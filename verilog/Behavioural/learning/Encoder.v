==> flow/design.v <==
module counter4Bit(clock, isItEight);
	input 		clock;
	output reg	isItEight;					 
	integer i = 0;
	always @ (posedge clock)
	begin
		if (i == 0)
			isItEight = 0;
		i = i + 1;
		if(i == 9)
		begin
			i = 0;
			isItEight = 0;
		end
		else if(i==8)
		begin
			isItEight = 1;
		end	
	end
endmodule
module encoder(clock, parallelIn, serialOut);
	input		clock;
	input [7:0] 	parallelIn; 
	output reg	serialOut;
	wire		load;
	reg [7:0] 	tempparallelIn;
	integer 	i;
	counter4Bit	counter(.clock(clock), .isItEight(load));
	always @ (posedge clock)
	begin
		if(load == 1)
			tempparallelIn = parallelIn;
		if(load == 0)
		begin
			serialOut = tempparallelIn[0];
			for(i = 1 ; i < 8 ; i = i + 1)
			begin
				tempparallelIn[i - 1] = tempparallelIn[i];
			end
			tempparallelIn[7] = 0;
		end
	end
endmodule
* Reports on encoder
What the tools print for encoder, step after step.
Lines are those of the file above, counted from 1.
Operators: Yosys type, input widths -> output width; for muxes data width and select width s.
Library cell names are shortened.
A cell with n/a has no value.
- Top module :: encoder
- Clock input :: clock
- Cell library :: sky130hd
- Timing corner :: tt_025C_1v80

* Word-level counts
Counts by Yosys on the flattened word-level netlist (proc, flatten, opt, wreduce; memories kept). Register bits leave out memories and registers merged into their read ports (data or address). Print and check cells are left out. Cells with the same type and inputs are merged into one.
- Flip-flop bits (word level) :: 42
- Latch bits :: 0
- RAM bits :: 0
- ROM bits :: 0
- Word width x clocked read ports :: 0
- Memories :: 0
- Output and inout port bits :: 1
- $add $sub $neg :: 1
- $mul :: 0
- Divide/modulo/power cells :: 0
- Order comparisons :: 0
- Equal/unequal tests :: 2
- Shifts and indexed selects :: 0
- Multiplexer cells :: 10
- Bitwise gates (word level) :: 0
- Reduce/logical cells :: 2
** Operator list (number)
- $eq 32x5->1 const B :: 2
- $add 32x2->32 const B :: 1
- $logic_not 32->1 :: 1
- $mux 1 :: 9
- $mux 8 :: 1
- $reduce_bool 2->1 :: 1

* Logic depth
Depth = most cells in a row (Yosys ltp): at word level without a register or memory, in the mapped netlist without a sequential cell, where the memories' decode and read muxes count.
- Word-level depth :: 3
- ABC_AREA :: 0
- Mapped depth :: 9

* Synthesis result
Source: synth_stat.txt of the flow (Yosys; design flattened, memories mapped). It holds for the ABC_AREA given above (unset counts as 0); a run with the other value may have another netlist.
The area totals of this step are shown rounded.
** Cells by type
- dfxtp_1 :: number 41, total area 820.787 um^2
- xnor2_1 :: number 20, total area 175.168 um^2
- xor2_1 :: number 12, total area 105.101 um^2
- nand2_1 :: number 24, total area 90.086 um^2
- nor4_1 :: number 14, total area 87.584 um^2
- mux2_2 :: number 6, total area 67.565 um^2
- nand3_1 :: number 12, total area 60.058 um^2
- nand4_1 :: number 9, total area 56.304 um^2
- a2111oi_4 :: number 2, total area 55.053 um^2
- nor2_1 :: number 14, total area 52.55 um^2
- buf_2 :: number 10, total area 50.048 um^2
- nor3_1 :: number 10, total area 50.048 um^2
- nor4_4 :: number 2, total area 42.541 um^2
- ha_1 :: number 3, total area 37.536 um^2
- inv_1 :: number 9, total area 33.782 um^2
- and2_1 :: number 5, total area 31.28 um^2
- edfxtp_1 :: number 1, total area 30.029 um^2
- and4_1 :: number 3, total area 26.275 um^2
Not listed: further types 31, cells in them 57.
- Mapped cells :: 254
- Synthesis area :: 2288 um^2
- Flip-flop cells :: 42
- Buffers :: 17
By module: a second synthesis without flattening, with its own total; a netlist apart from the flattened one above.
- Cell total of the unflattened synthesis :: 245
- Area total of the unflattened synthesis :: 2255 um^2
Rows give one instance, submodules left out.
** By module
- counter4Bit :: instances 1, cells 225, area 1922 um^2, seq. area 660.6 um^2
- encoder :: instances 1, cells 20, area 332.8 um^2, seq. area 190.2 um^2

* Timing after synthesis
OpenSTA on the mapped netlist: ideal clock, no wires. The path of least setup slack (recovery checks aside). Input and output delay are each 20% of the period. Register names are those of the netlist, which keeps one name where synthesis merged equal registers.
- Path kind :: reg-to-reg
- Start point :: reg counter.i[0]
- End point :: reg counter.isItEight
- Period :: 4.28 ns
- Library setup time :: 0.125 ns
- Time at the first pin :: 0.000 ns
- Arrival :: 2.310 ns
- Required time :: 4.155 ns
- Setup slack :: 1.845 ns
- Path delay :: 2.435 ns
- Driving pins on the path :: 9
- Period reached after synthesis :: 2.435 ns
"path delay" is the arrival time less input delay plus setup time.
"driving pins on the path": output pins that drive a net of the path, with the launching flip-flop's if there is one; two outputs of one cell count as two.
"period reached after synthesis" is the clock period less the worst setup slack; recovery checks do not enter. This is arithmetic on one report: input and output delays are still those of the set period (20% each).
The rows between start and end are the longest chain of elaborated cells between them; the timing report does not say that the signal goes this way. Where chains are equally long, one stands for them.
Each line given opens the expression or statement behind the cell; cells for indexed reads and writes are added by Yosys, which also makes memories of some case tables.
At most two assigning lines are given for a register; there are more.
- Path through :: dfxtp_1 > ha_1 > nand4_2 > nor4_1 > nand3b_1 > a2111o_1 > a2111oi_4 > and4_4 > a21oi_1
- Length of the longest elaborated chain :: 3
- Elaborated cells on any way between the ends :: 7
- Source lines of those cells :: 4
** Ends and longest elaborated chain, after synthesis
- start, declared :: RTL line 4 : integer i = 0;
- start, assigned :: RTL line 9 : i = i + 1;
- start, assigned :: RTL line 12 : i = 0;
- $add 32x2->32 :: RTL line 9
- $eq 32x5->1 :: RTL line 15 : else if(i==8)
- $mux 1 :: RTL line 15
- end, assigned :: RTL line 13 : isItEight = 0;
- end, assigned :: RTL line 17 : isItEight = 1;
- end, declared :: RTL line 3 : output reg isItEight;

* Timing after layout
Path of least setup slack in the final report of record 1 (OpenROAD, finished layout, wires in). Where an end is a register, its clock arrival counts in the times.
- Path kind :: reg-to-reg
- Start point :: reg counter.i[0]
- End point :: reg counter.isItEight
- Period :: 3.46 ns
- Library setup time :: 0.11 ns
- Time at the first pin :: 0.29 ns
- Arrival :: 3.08 ns
- Required time :: 3.64 ns
- Setup slack :: 0.56 ns
- Driving pins on the path :: 9
The rows between start and end are the longest chain of elaborated cells between them; the timing report does not say that the signal goes this way. Where chains are equally long, one stands for them.
At most two assigning lines are given for a register; there are more.
- Path through :: dfxtp_1 > ha_1 > nand4_2 > nor4_1 > nand3b_1 > a2111o_1 > a2111oi_4 > and4_4 > a21oi_1
- Length of the longest elaborated chain :: 3
- Elaborated cells on any way between the ends :: 7
- Source lines of those cells :: 4
** Ends and longest elaborated chain, post-layout
- start, declared :: RTL line 4 : integer i = 0;
- start, assigned :: RTL line 9 : i = i + 1;
- start, assigned :: RTL line 12 : i = 0;
- $add 32x2->32 :: RTL line 9
- $eq 32x5->1 :: RTL line 15 : else if(i==8)
- $mux 1 :: RTL line 15
- end, assigned :: RTL line 13 : isItEight = 0;
- end, assigned :: RTL line 17 : isItEight = 1;
- end, declared :: RTL line 3 : output reg isItEight;

Below are 2 stored runs of the flow (Yosys, OpenROAD; platform sky130hd) on encoder, each with its settings and what was measured, unordered. Constraints: input delay and output delay 20% of the set period each, output load 0.01 pF.
"clock period achieved": clock period set for the run, less the worst setup slack. It is reckoned from that one timing run; input and output delays stay at 20% of the period that was set.
"time used up by the worst setup path" = time allowed to the worst setup path (clock period - input delay - output delay, where it has them) - its slack; a late launch clock adds to it, a late capture clock takes from it.
"total power of the final layout" is the tool's figure for a default switching activity; nothing was simulated.
Results are given in rounded form.

* Record 1
** Files
==> flow/run.sh <==
#!/bin/bash
# the make line also repeats the synthesis and layout settings of config.mk as NAME=value (left out here)
make -C /OpenROAD-flow-scripts/flow DESIGN_CONFIG=/design/flow/config.mk WORK_HOME=/design/flow/orfs CLKGATE_MAP_FILE= finish
==> flow/config.mk <==
export PLATFORM = sky130hd
export DESIGN_NAME = encoder
export DESIGN_NICKNAME = encoder
export VERILOG_FILES = /design/flow/design.v
export SDC_FILE = /design/flow/constraint.sdc
export NUM_CORES = 4
export LEC_CHECK = 0
export CAP_MARGIN = 10
export CELL_PAD_IN_SITES_DETAIL_PLACEMENT = 1
export CORE_MARGIN = 2
export CORE_UTILIZATION = 48
export CTS_CLUSTER_SIZE = 87
export GPL_ROUTABILITY_DRIVEN = 0
export HOLD_SLACK_MARGIN = -0.01
export MAX_ROUTING_LAYER = met5
export PLACE_DENSITY = 0.47
export SLEW_MARGIN = 25
==> flow/constraint.sdc <==
create_clock -name core_clock -period 3.46 [get_ports {clock}]
set_input_delay 0.6920 -clock core_clock [delete_from_list [all_inputs] [get_ports {clock}]]
set_output_delay 0.6920 -clock core_clock [all_outputs]
set_load 0.01 [all_outputs]
** Results
- Total power of the final layout :: 0.8763 mW
- Time used up by the worst setup path :: 2.90 ns
- Class of the worst setup path :: reg-to-reg
- Netlist area reported by Yosys :: 2,288 um^2
- Clock period achieved :: 2.898 ns
- Lowest hold slack :: 0.440 ns
- Standard-cell area of the final layout :: 2,479 um^2
- Worst slack on setup checks :: 0.562 ns
- Utilization in the final report :: 0.532
- Total negative slack on setup checks :: 0.000 ns
- Area inside the die boundary :: 5,336 um^2

* Record 2
** Files
==> flow/run.sh <==
#!/bin/bash
# the make line also repeats the synthesis and layout settings of config.mk as NAME=value (left out here)
make -C /OpenROAD-flow-scripts/flow DESIGN_CONFIG=/design/flow/config.mk WORK_HOME=/design/flow/orfs CLKGATE_MAP_FILE= finish
==> flow/config.mk <==
export PLATFORM = sky130hd
export DESIGN_NAME = encoder
export DESIGN_NICKNAME = encoder
export VERILOG_FILES = /design/flow/design.v
export SDC_FILE = /design/flow/constraint.sdc
export NUM_CORES = 4
export LEC_CHECK = 0
export CAP_MARGIN = 10
export CELL_PAD_IN_SITES_GLOBAL_PLACEMENT = 3
export CORE_ASPECT_RATIO = 0.58
export CORE_MARGIN = 9
export CORE_UTILIZATION = 38
export CTS_CLUSTER_DIAMETER = 390
export GPL_ROUTABILITY_DRIVEN = 0
export MIN_ROUTING_LAYER = met1
export PLACE_DENSITY_LB_ADDON = 0.29
export SLEW_MARGIN = 20
==> flow/constraint.sdc <==
create_clock -name core_clock -period 2.64 [get_ports {clock}]
set_input_delay 0.5280 -clock core_clock [delete_from_list [all_inputs] [get_ports {clock}]]
set_output_delay 0.5280 -clock core_clock [all_outputs]
set_load 0.01 [all_outputs]
** Results
- Total power of the final layout :: 1.164 mW
- Time used up by the worst setup path :: 2.52 ns
- Class of the worst setup path :: reg-to-reg
- Netlist area reported by Yosys :: 2,288 um^2
- Clock period achieved :: 2.523 ns
- Lowest hold slack :: 0.441 ns
- Standard-cell area of the final layout :: 2,860 um^2
- Worst slack on setup checks :: 0.117 ns
- Utilization in the final report :: 0.493
- Total negative slack on setup checks :: 0.000 ns
- Area inside the die boundary :: 9,244 um^2
